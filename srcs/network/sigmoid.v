==> flow/design.v <==
`timescale 1ns / 1ps
module sigmoid(
					clk,
					in,
					out
    );
	 parameter weight_width = 16;
parameter decimal_place = 8;
parameter num_input_neurons = 784;
parameter num_hidden_neurons = 16;
parameter num_output_neurons = 10;
task fp_mult;
input signed [weight_width-1:0] a;
input signed [weight_width-1:0] b;
output signed [weight_width-1:0] prod;
reg signed [2*weight_width-1:0] int_prod;  
begin
	int_prod = a * b;
	prod = (int_prod) >> decimal_place;
end
endtask
	 input clk;
	 input wire signed [weight_width-1:0] in;
	 output reg signed [weight_width-1:0] out;
	 reg signed [weight_width-1:0] min_lim = 16'b1111111101000000;
	 reg signed [weight_width-1:0] max_lim = 16'b0000000011000000;
	 always @(posedge clk)
	 begin
		if (in < min_lim)
		begin
			out <= 16'b0000000000000000;
		end
		else if (in > max_lim)
		begin
			out <= 16'b0000000000100000;
		end
		else
		begin
			case(in)
				16'b1111111101000000: out <= 16'b0000000000000000;
				16'b1111111101001101: out <= 16'b0000000000000000;
				16'b1111111101011010: out <= 16'b0000000000000000;
				16'b1111111101100110: out <= 16'b0000000000000000;
				16'b1111111101110011: out <= 16'b0000000000000000;
				16'b1111111110000000: out <= 16'b0000000000000001;
				16'b1111111110001101: out <= 16'b0000000000000001;
				16'b1111111110011010: out <= 16'b0000000000000001;
				16'b1111111110100110: out <= 16'b0000000000000010;
				16'b1111111110110011: out <= 16'b0000000000000011;
				16'b1111111111000000: out <= 16'b0000000000000100;
				16'b1111111111001101: out <= 16'b0000000000000101;
				16'b1111111111011010: out <= 16'b0000000000000111;
				16'b1111111111100110: out <= 16'b0000000000001010;
				16'b1111111111110011: out <= 16'b0000000000001101;
				16'b0000000000000000: out <= 16'b0000000000010000;
				16'b0000000000001101: out <= 16'b0000000000010011;
				16'b0000000000011010: out <= 16'b0000000000010110;
				16'b0000000000100110: out <= 16'b0000000000011001;
				16'b0000000000110011: out <= 16'b0000000000011011;
				16'b0000000001000000: out <= 16'b0000000000011100;
				16'b0000000001001101: out <= 16'b0000000000011101;
				16'b0000000001011010: out <= 16'b0000000000011110;
				16'b0000000001100110: out <= 16'b0000000000011111;
				16'b0000000001110011: out <= 16'b0000000000011111;
				16'b0000000010000000: out <= 16'b0000000000011111;
				16'b0000000010001101: out <= 16'b0000000000100000;
				16'b0000000010011010: out <= 16'b0000000000100000;
				16'b0000000010100110: out <= 16'b0000000000100000;
				16'b0000000010110011: out <= 16'b0000000000100000;
				16'b0000000011000000: out <= 16'b0000000000100000;
			endcase
		end
	 end
endmodule
# == From RTL to reports: sigmoid ==
# Tool output for the design above, in the order of the flow.
# Lines are those of the file above, counted from 1.
# Library cell names are shortened.
# A cell with -- has no value.
# inputs
top,sigmoid
clk_port,clk
cell_library,sky130hd
lib_corner,tt_025C_1v80

# == Word-level counts ==
# Counts by Yosys on the flattened word-level netlist (proc, flatten, opt, wreduce; memories kept). Register bits leave out memories and registers merged into their read ports (data or address). Print and check cells are left out. Cells with the same type and inputs are merged into one.
# bits
clocked_rd_ports_x_width,0
mem_bits_ro,0
latchBits,0
memories,0
mem_bits_rw,0
reg_bits,16
input_bits,17
# op_classes
eq_ne,30
mux,2
logic,0
div_mod_pow,0
n_cmp,2
add_sub_neg,0
reduce_and_logical,8
n_mul,0
n_shift,0
# ops
op,count
parallel mux 16 bit (select 19 bit),1
equality test 16 bit (second input constant),15
equality test 16 x 8 -> 1 bit (second input constant),6
equality test 16 x 7 -> 1 bit (second input constant),5
equality test 16 x 6 -> 1 bit (second input constant),2
nonzero test 20 bit,1
nonzero test 19 bit,1
equality test 16 x 4 -> 1 bit (second input constant),1
equality test 16 x 5 -> 1 bit (second input constant),1
> comparator 16 x 9 -> 1 bit (second input constant),1
less-than comparator 16 x 9 -> 1 bit (second input constant),1
logical NOT 16 bit,1
OR reduction 5 bit,2
OR reduction 3 bit,2
2-to-1 mux 6 bit,1
OR reduction 2 bit,1

# == Longest topological paths ==
# Depth = most cells in a row (Yosys ltp): at word level without a register or memory, in the mapped netlist without a sequential cell, where the memories' decode and read muxes count.
# logic_depth
word_depth,4
abc_area,0
depth_mapped,7
depth_no_buf,6

# == Netlist ==
# Yosys stat after the flow's synthesis: flattened, memories mapped to cells. It holds for the ABC_AREA given above (unset counts as 0); a run with the other value may have another netlist.
# Totals and module areas in this step are rounded.
# by_type
cell_type,count,area_total_um2
dfxtp_1,6,120.115
buf_4,11,82.579
nor3_1,7,35.034
nand2_1,8,30.029
nand3_1,6,30.029
o21ai_0,5,25.024
or3_1,4,25.024
nor2_1,6,22.522
or4_4,2,22.522
a21oi_1,4,20.019
nand4_1,3,18.768
a31o_1,2,17.517
a21oi_4,1,16.266
nor3_4,1,16.266
o311ai_2,1,16.266
a21o_1,2,15.014
nand3b_1,2,15.014
o21a_1,2,15.014
# Not listed: further types 28, cells in them 34.
# synth_totals
flip_flops,6
yosys_area_um2,801
buf_cells,14
cell_count,107

# == Timing after synthesis ==
# OpenSTA on the mapped netlist: ideal clock, no wires. The path of least setup slack (recovery checks aside). Input and output delay are each 20% of the period. Register names are those of the netlist, which keeps one name where synthesis merged equal registers.
# synth_timing
path_type,in2reg
startpoint,in in[12]
endpoint,reg out[2]
period_ns,4.77
slack_ns,2.076
driving_pins,6
launch_ns,0.954
path_delay_ns,1.740
required_ns,4.648
arrival_ns,2.572
synth_period_reached_ns,2.694
# "path_delay_ns" is the arrival time less input delay plus setup time.
# "driving_pins" counts driving pins, that of a launching flip-flop among them; a cell with two outputs on the path counts twice.
# "synth_period_reached_ns" is the clock period less the worst setup slack; recovery checks do not enter. This is arithmetic on one report: input and output delays are still those of the set period (20% each).
# The rows between start and end are the longest chain of elaborated cells between them; the timing report does not say that the signal goes this way. Where chains are equally long, one stands for them.
# A line is the first line of the expression or statement that the cell stems from. Yosys adds cells for indexed reads and writes and turns some case tables into memories.
# A register here has more assigning lines than the two given.
# synth_between
cell_sequence,or4_4 nor3_4 o311ai_2 and4_4 and3_4 a311o_1
elab_chain_cells,3
cells_between,40
cone_classes,2 x compare; 30 x eq/ne; 1 x mux; 7 x reduce/logical
# synth_rtl
element,line_no,rtl
"start, declared",23,input wire signed [weight_width-1:0] in;
equality test 16 x 8 -> 1 bit,39,case(in)
OR reduction 5 bit,--,
parallel mux 16 bit (select 19 bit),39,
"end, assigned",40,16'b1111111101000000: out <= 16'b0000000000000000;
"end, assigned",41,16'b1111111101001101: out <= 16'b0000000000000000;
"end, declared",24,output reg signed [weight_width-1:0] out;

# == Timing after layout ==
# From the final timing report of run B: the path of least setup slack in the routed layout; clock arrival at registers is part of the times.
# layout_timing
path_type,in2reg
startpoint,in in[9]
endpoint,reg out[2]
arrival_ns,2.17
driving_pins,7
slack_ns,-0.03
required_ns,2.14
launch_ns,0.40
period_ns,2.01
# The rows between start and end are the longest chain of elaborated cells between them; the timing report does not say that the signal goes this way. Where chains are equally long, one stands for them.
# A register here has more assigning lines than the two given.
# layout_between
cell_sequence,buf_6 or4_4 nor3_4 o311ai_2 and4_4 and3_4 a311o_1
elab_chain_cells,3
cells_between,40
cone_classes,2 x compare; 30 x eq/ne; 1 x mux; 7 x reduce/logical
# layout_rtl
element,line_no,rtl
"start, declared",23,input wire signed [weight_width-1:0] in;
equality test 16 x 8 -> 1 bit,39,case(in)
OR reduction 5 bit,--,
parallel mux 16 bit (select 19 bit),39,
"end, assigned",40,16'b1111111101000000: out <= 16'b0000000000000000;
"end, assigned",41,16'b1111111101001101: out <= 16'b0000000000000000;
"end, declared",24,output reg signed [weight_width-1:0] out;

# 2 stored runs of sigmoid in the flow (synthesis by Yosys, layout by OpenROAD, sky130hd cells), in arbitrary order. Constraints: input delay and output delay 20% of the set period each, output load 0.01 pF.
# "clock_period_reached_ns" = clock period - worst setup slack. The figure is calculated, with input and output delays left at 20% of the set period.
# "worstPathTime_ns" is the time allowed to the run's worst setup path (the clock period less input and output delay, where it has them) less its slack. Clock arrival times count: a late capture clock shortens it, a late launch clock lengthens it.
# By "fin_power_mw" is meant OpenSTA's value without simulated activity: inputs other than the clock are taken to toggle once in ten clock periods, and the tool carries that through the logic.
# Measured values are rounded.
# Among the settings, -- means not set for that run.
# Results: -- = not shown.
name,run A,run B
period_ns,2.07,2.01
CORE_UTILIZATION,63,40
SETUP_SLACK_MARGIN,0.41,--
PLACE_DENSITY_LB_ADDON,0.04,--
CELL_PAD_IN_SITES_DETAIL_PLACEMENT,2,--
TNS_END_PERCENT,100,--
CAP_MARGIN,5,20
MIN_ROUTING_LAYER,met2,--
MAX_ROUTING_LAYER,met5,--
CORE_MARGIN,2,2
SLEW_MARGIN,20,20
worstPathTime_ns,--,1.64
worstPathKind,--,in2reg
fin_power_mw,--,0.369
die_um2,--,2380
util_frac,--,0.722
stdcell_area_um2,--,1390
fin_ws_ns,--,-0.027
clock_period_reached_ns,--,2.037
ws_hold_ns,--,0.453
fin_tns_ns,--,-0.027
synth_area_um2,--,801
# Run A: incomplete, placement halted on DPL-0038
